==> flow/design.v <==
`timescale 1ns / 1ps
module decodor4_16(in, out);
    input [3:0] in;
    output reg [7:0] out;
    always@(in)
        begin
            case(in)
                 4'b0000 : out[7:0] = 8'b11000000;
	             4'b0001 : out[7:0] = 8'b11111001;
	             4'b0010 : out[7:0] = 8'b10100100;
	             4'b0011 : out[7:0] = 8'b10110000;
	             4'b0100 : out[7:0] = 8'b10011001;
	             4'b0101 : out[7:0] = 8'b10010010;
	             4'b0110 : out[7:0] = 8'b10000010;
	             4'b0111 : out[7:0] = 8'b11111000;
	             4'b1000 : out[7:0] = 8'b10000000;
	             4'b1001 : out[7:0] = 8'b10011000;
	             4'b1010 : out[7:0] = 8'b10001000;
	             4'b1011 : out[7:0] = 8'b10000011;
	             4'b1100 : out[7:0] = 8'b11000110;
	             4'b1101 : out[7:0] = 8'b10100001;
	             4'b1110 : out[7:0] = 8'b10000110;
	             4'b1111 : out[7:0] = 8'b10001110;
	             default : out[7:0] = 8'b11111111;
            endcase
        end
endmodule
`timescale 1ns / 1ps
module numdis(clk, sum_out, AN, SEG);
    input clk;
    input [31:0] sum_out;
    output reg [7:0]AN;
    output reg [7:0]SEG;
    wire [7:0] tube[7:0];
    reg [7:0]tube_now;
    decodor4_16 Decoder1(.in(sum_out[3:0]), .out(tube[0]));
    decodor4_16 Decoder2(.in(sum_out[7:4]), .out(tube[1]));
    decodor4_16 Decoder3(.in(sum_out[11:8]), .out(tube[2]));
    decodor4_16 Decoder4(.in(sum_out[15:12]), .out(tube[3]));
    decodor4_16 Decoder5(.in(sum_out[19:16]), .out(tube[4]));
    decodor4_16 Decoder6(.in(sum_out[23:20]), .out(tube[5]));
    decodor4_16 Decoder7(.in(sum_out[27:24]), .out(tube[6]));
    decodor4_16 Decoder8(.in(sum_out[31:28]), .out(tube[7]));
    initial begin
	   AN = 8'b11111110;
	end
    always @(posedge clk) begin
	  case(AN)
	  8'b11111110:begin
	    AN <= 8'b11111101;
		tube_now <= tube[2];
      end
      8'b11111101:begin
		AN <= 8'b11111011;	
		tube_now <= tube[3];
      end
      8'b11111011:begin
		AN <= 8'b11110111;
		tube_now <= tube[4];
      end
      8'b11110111:begin
		AN <= 8'b11101111;
		tube_now <= tube[5];
      end
      8'b11101111:begin
		AN <= 8'b11011111;
		tube_now <= tube[6];
      end
      8'b11011111:begin
		AN <= 8'b10111111;
		tube_now <= tube[7];
      end
      8'b10111111:begin
		AN <= 8'b01111111;
		tube_now <= tube[0];
      end
      default:begin
		AN <= 8'b11111110;		
		tube_now <= tube[1];
      end
    endcase
    SEG <= tube_now; 		
	end
endmodule
# Reports on numdis
# Tool output for the design above, in the order of the flow.
# Line numbers count from 1 in the design file above.
# Cell names lack the library's common part.
# A cell with n/a has no value.
[inputs] top_module="numdis" clock_port="clk" cell_library="sky130hd" pvt_corner="tt_025C_1v80"

# After elaboration
# Yosys after proc, flatten, opt, wreduce and memory -nomap, before mapping. Enables and synchronous resets that opt folds into registers are not counted as muxes. Memory bits, and registers merged into a memory's read port (data or address), are not among the register bits. Print and check cells are not counted. Equal cells are merged and count once.
# Memory sizes are those after Yosys's memory passes, which may raise the word count (mostly to a power of two), join words into wider ones and drop unused or constant bits.
[word_totals] reg_bits=24 mem_bits_rw=0 latchBits=0 memories=8 rom_bits=896 inputBits=33 clocked_rd_ports_x_width=0
[memory_table] memory="(no name shown)" size=16 word_bits=7 read_ports=1 write_ports=0 line_no=7 rtl="case(in)"
[memory_table] memory="(no name shown)" size=16 word_bits=7 read_ports=1 write_ports=0 line_no=7
[memory_table] memory="(no name shown)" size=16 word_bits=7 read_ports=1 write_ports=0 line_no=7
[memory_table] memory="(no name shown)" size=16 word_bits=7 read_ports=1 write_ports=0 line_no=7
[memory_table] memory="(no name shown)" size=16 word_bits=7 read_ports=1 write_ports=0 line_no=7
[memory_table] memory="(no name shown)" size=16 word_bits=7 read_ports=1 write_ports=0 line_no=7
# Further memories, not shown: 2.
[op_classes] multipliers=0 n_reduce_logical=0 n_addsub=0 n_cmp=0 mux=2 div=0 logic=0 n_shift=0 n_eq=7
[op_table] cell="8-bit case mux with 7-bit select" n=2
[op_table] cell="8-bit equality test (second input constant)" n=7

# Depth
# Depth = most cells in a row (Yosys ltp): at word level without a register or memory, in the mapped netlist without a sequential cell, where the memories' decode and read muxes count.
[logic_depth] ltp_word=2 ABC_AREA=0 mapped_depth=7 mapped_depth_nobuf=7

# Netlist
# The flow's flattened synthesis, as Yosys stat reports it; memories are mapped. The netlist is that of the ABC_AREA named above (0 if unset); the other value can give another one.
# The area totals of this step are shown rounded.
[mapped] area_um2=3010 flip_flops=22 cell_count=374
[types] cell="ha_1" n=54
[types] cell="dfxtp_1" n=22
[types] cell="mux2i_1" n=18
[types] cell="a211oi_1" n=21
[types] cell="mux2_2" n=13
[types] cell="a21oi_1" n=25
[types] cell="inv_1" n=32
[types] cell="nor2_1" n=29
[types] cell="nand2b_1" n=14
[types] cell="a22oi_1" n=11
[types] cell="nor2b_1" n=12
[types] cell="o22ai_1" n=11
[types] cell="o21ai_0" n=11
[types] cell="buf_2" n=10
[types] cell="nor3_1" n=9
[types] cell="nand2_1" n=11
[types] cell="clkbuf_1" n=10
[types] cell="a2bb2oi_1" n=4
# Other cell types: 33; their cells: 57.
# By module: a second synthesis without flattening, with its own total; a netlist apart from the flattened one above.
[unflattened] cells_unflattened=403 hier_area_um2=3350
# Each row is one instance without its submodules.
[modules] module="decodor4_16" area_um2=279 cells=37 seq_area_um2=0.0 instances=8
[modules] module="numdis" area_um2=1120 cells=107 seq_area_um2=480 instances=1

# Path before layout
# Path of least setup slack by OpenSTA after synthesis, without wires, with an ideal clock, recovery checks aside; 20% of the period is set as input and as output delay. Where synthesis merged equal registers, the netlist keeps one of their names.
[synth_path] kind="reg-to-reg" from="reg AN[5]" to="reg tube_now[2]" path_stages=7 slack_ps=278 clock_period_ps=1970 t_required_ps=1844 arrival_time_ps=1565 t_first_pin_ps=0 delay_ps=1691 synth_period_reached_ps=1692
# "delay_ps" = arrival - input delay + setup time.
# "path_stages": output pins that drive a net of the path, with the launching flip-flop's if there is one; two outputs of one cell count as two.
# "synth_period_reached_ps" = period - worst setup slack (recovery checks aside). The figure is calculated, with input and output delays left at 20% of the set period.
# Between the ends stands the longest chain of elaborated cells between them, by number of cells; it is not shown to be the way that was timed. Of several equally long chains one is given.
# Each line given opens the expression or statement behind the cell; cells for indexed reads and writes are added by Yosys, which also makes memories of some case tables.
# A register here has more assigning lines than the two given.
[synth_between] path_cell_list="dfxtp_1 -> nand2b_1 -> a211oi_1 -> a2111o_1 -> buf_2 -> a221oi_1 -> a21oi_1" elab_chain_len=2
[synth_lines] element="start: declaration" line_no=32 rtl="output reg [7:0]AN;"
[synth_lines] element="start: assignment" line_no=50 rtl="AN <= 8'b11111101;"
[synth_lines] element="start: assignment" line_no=54 rtl="AN <= 8'b11111011;"
[synth_lines] element="8-bit equality test" line_no=48 rtl="case(AN)"
[synth_lines] element="8-bit case mux with 7-bit select" line_no=48
[synth_lines] element="end: assignment" line_no=51 rtl="tube_now <= tube[2];"
[synth_lines] element="end: assignment" line_no=55 rtl="tube_now <= tube[3];"
[synth_lines] element="end: declaration" line_no=35 rtl="reg [7:0]tube_now;"

# Worst path after layout
# Path of least setup slack in the final report of stored run 2 (OpenROAD, finished layout, wires in). Where an end is a register, its clock arrival counts in the times.
# The path's times are printed in steps of 10 ps; the period is the one set.
[layout_path] kind="reg-to-reg" from="reg AN[4]" to="reg tube_now[6]" arrival_time_ps=2000 t_required_ps=1770 t_first_pin_ps=250 slack_ps=-230 path_stages=10 clock_period_ps=1580
# Between the ends stands the longest chain of elaborated cells between them, by number of cells; it is not shown to be the way that was timed. Of several equally long chains one is given.
# A register here has more assigning lines than the two given.
[layout_between] path_cell_list="dfxtp_4 -> nand4_4 -> buf_4 -> nor4_4 -> buf_4 -> inv_1 -> buf_4 -> o22ai_2 -> nor4_1 -> a21oi_1" elab_chain_len=2
[layout_lines] element="start: declaration" line_no=32 rtl="output reg [7:0]AN;"
[layout_lines] element="start: assignment" line_no=50 rtl="AN <= 8'b11111101;"
[layout_lines] element="start: assignment" line_no=54 rtl="AN <= 8'b11111011;"
[layout_lines] element="8-bit equality test" line_no=48 rtl="case(AN)"
[layout_lines] element="8-bit case mux with 7-bit select" line_no=48
[layout_lines] element="end: assignment" line_no=51 rtl="tube_now <= tube[2];"
[layout_lines] element="end: assignment" line_no=55 rtl="tube_now <= tube[3];"
[layout_lines] element="end: declaration" line_no=35 rtl="reg [7:0]tube_now;"

# Top module numdis; platform sky130hd; tools Yosys and OpenROAD; 2 stored runs in no particular order. Input and output delays are each 20% of the period that was set; the output load is 0.01 pF.
# "period_reached_ps" is the run's clock period less its worst setup slack. It is reckoned from that one timing run; input and output delays stay at 20% of the period that was set.
# Measured values are rounded.
run="stored run 1" settings period_ns=1.93 CORE_UTILIZATION=68 PLACE_DENSITY=0.68 CORE_ASPECT_RATIO=1.18 CELL_PAD_IN_SITES_DETAIL_PLACEMENT=0 ABC_AREA=0 CAP_MARGIN=35 CORE_MARGIN=2 SLEW_MARGIN=20
run="stored run 1" outcome="stopped before the end: placement reported DPL-0033"
run="stored run 2" settings period_ns=1.58 CAP_MARGIN=20 CORE_MARGIN=2 CORE_UTILIZATION=40 SLEW_MARGIN=20
run="stored run 2" results yosys_chip_area_um2=3010 design_die_area_um2=8230 finalUtil_frac=0.683 worst_setup_slack_ps=-226 fin_tns_ps=-1330 holdWs_ps=335 period_reached_ps=1806
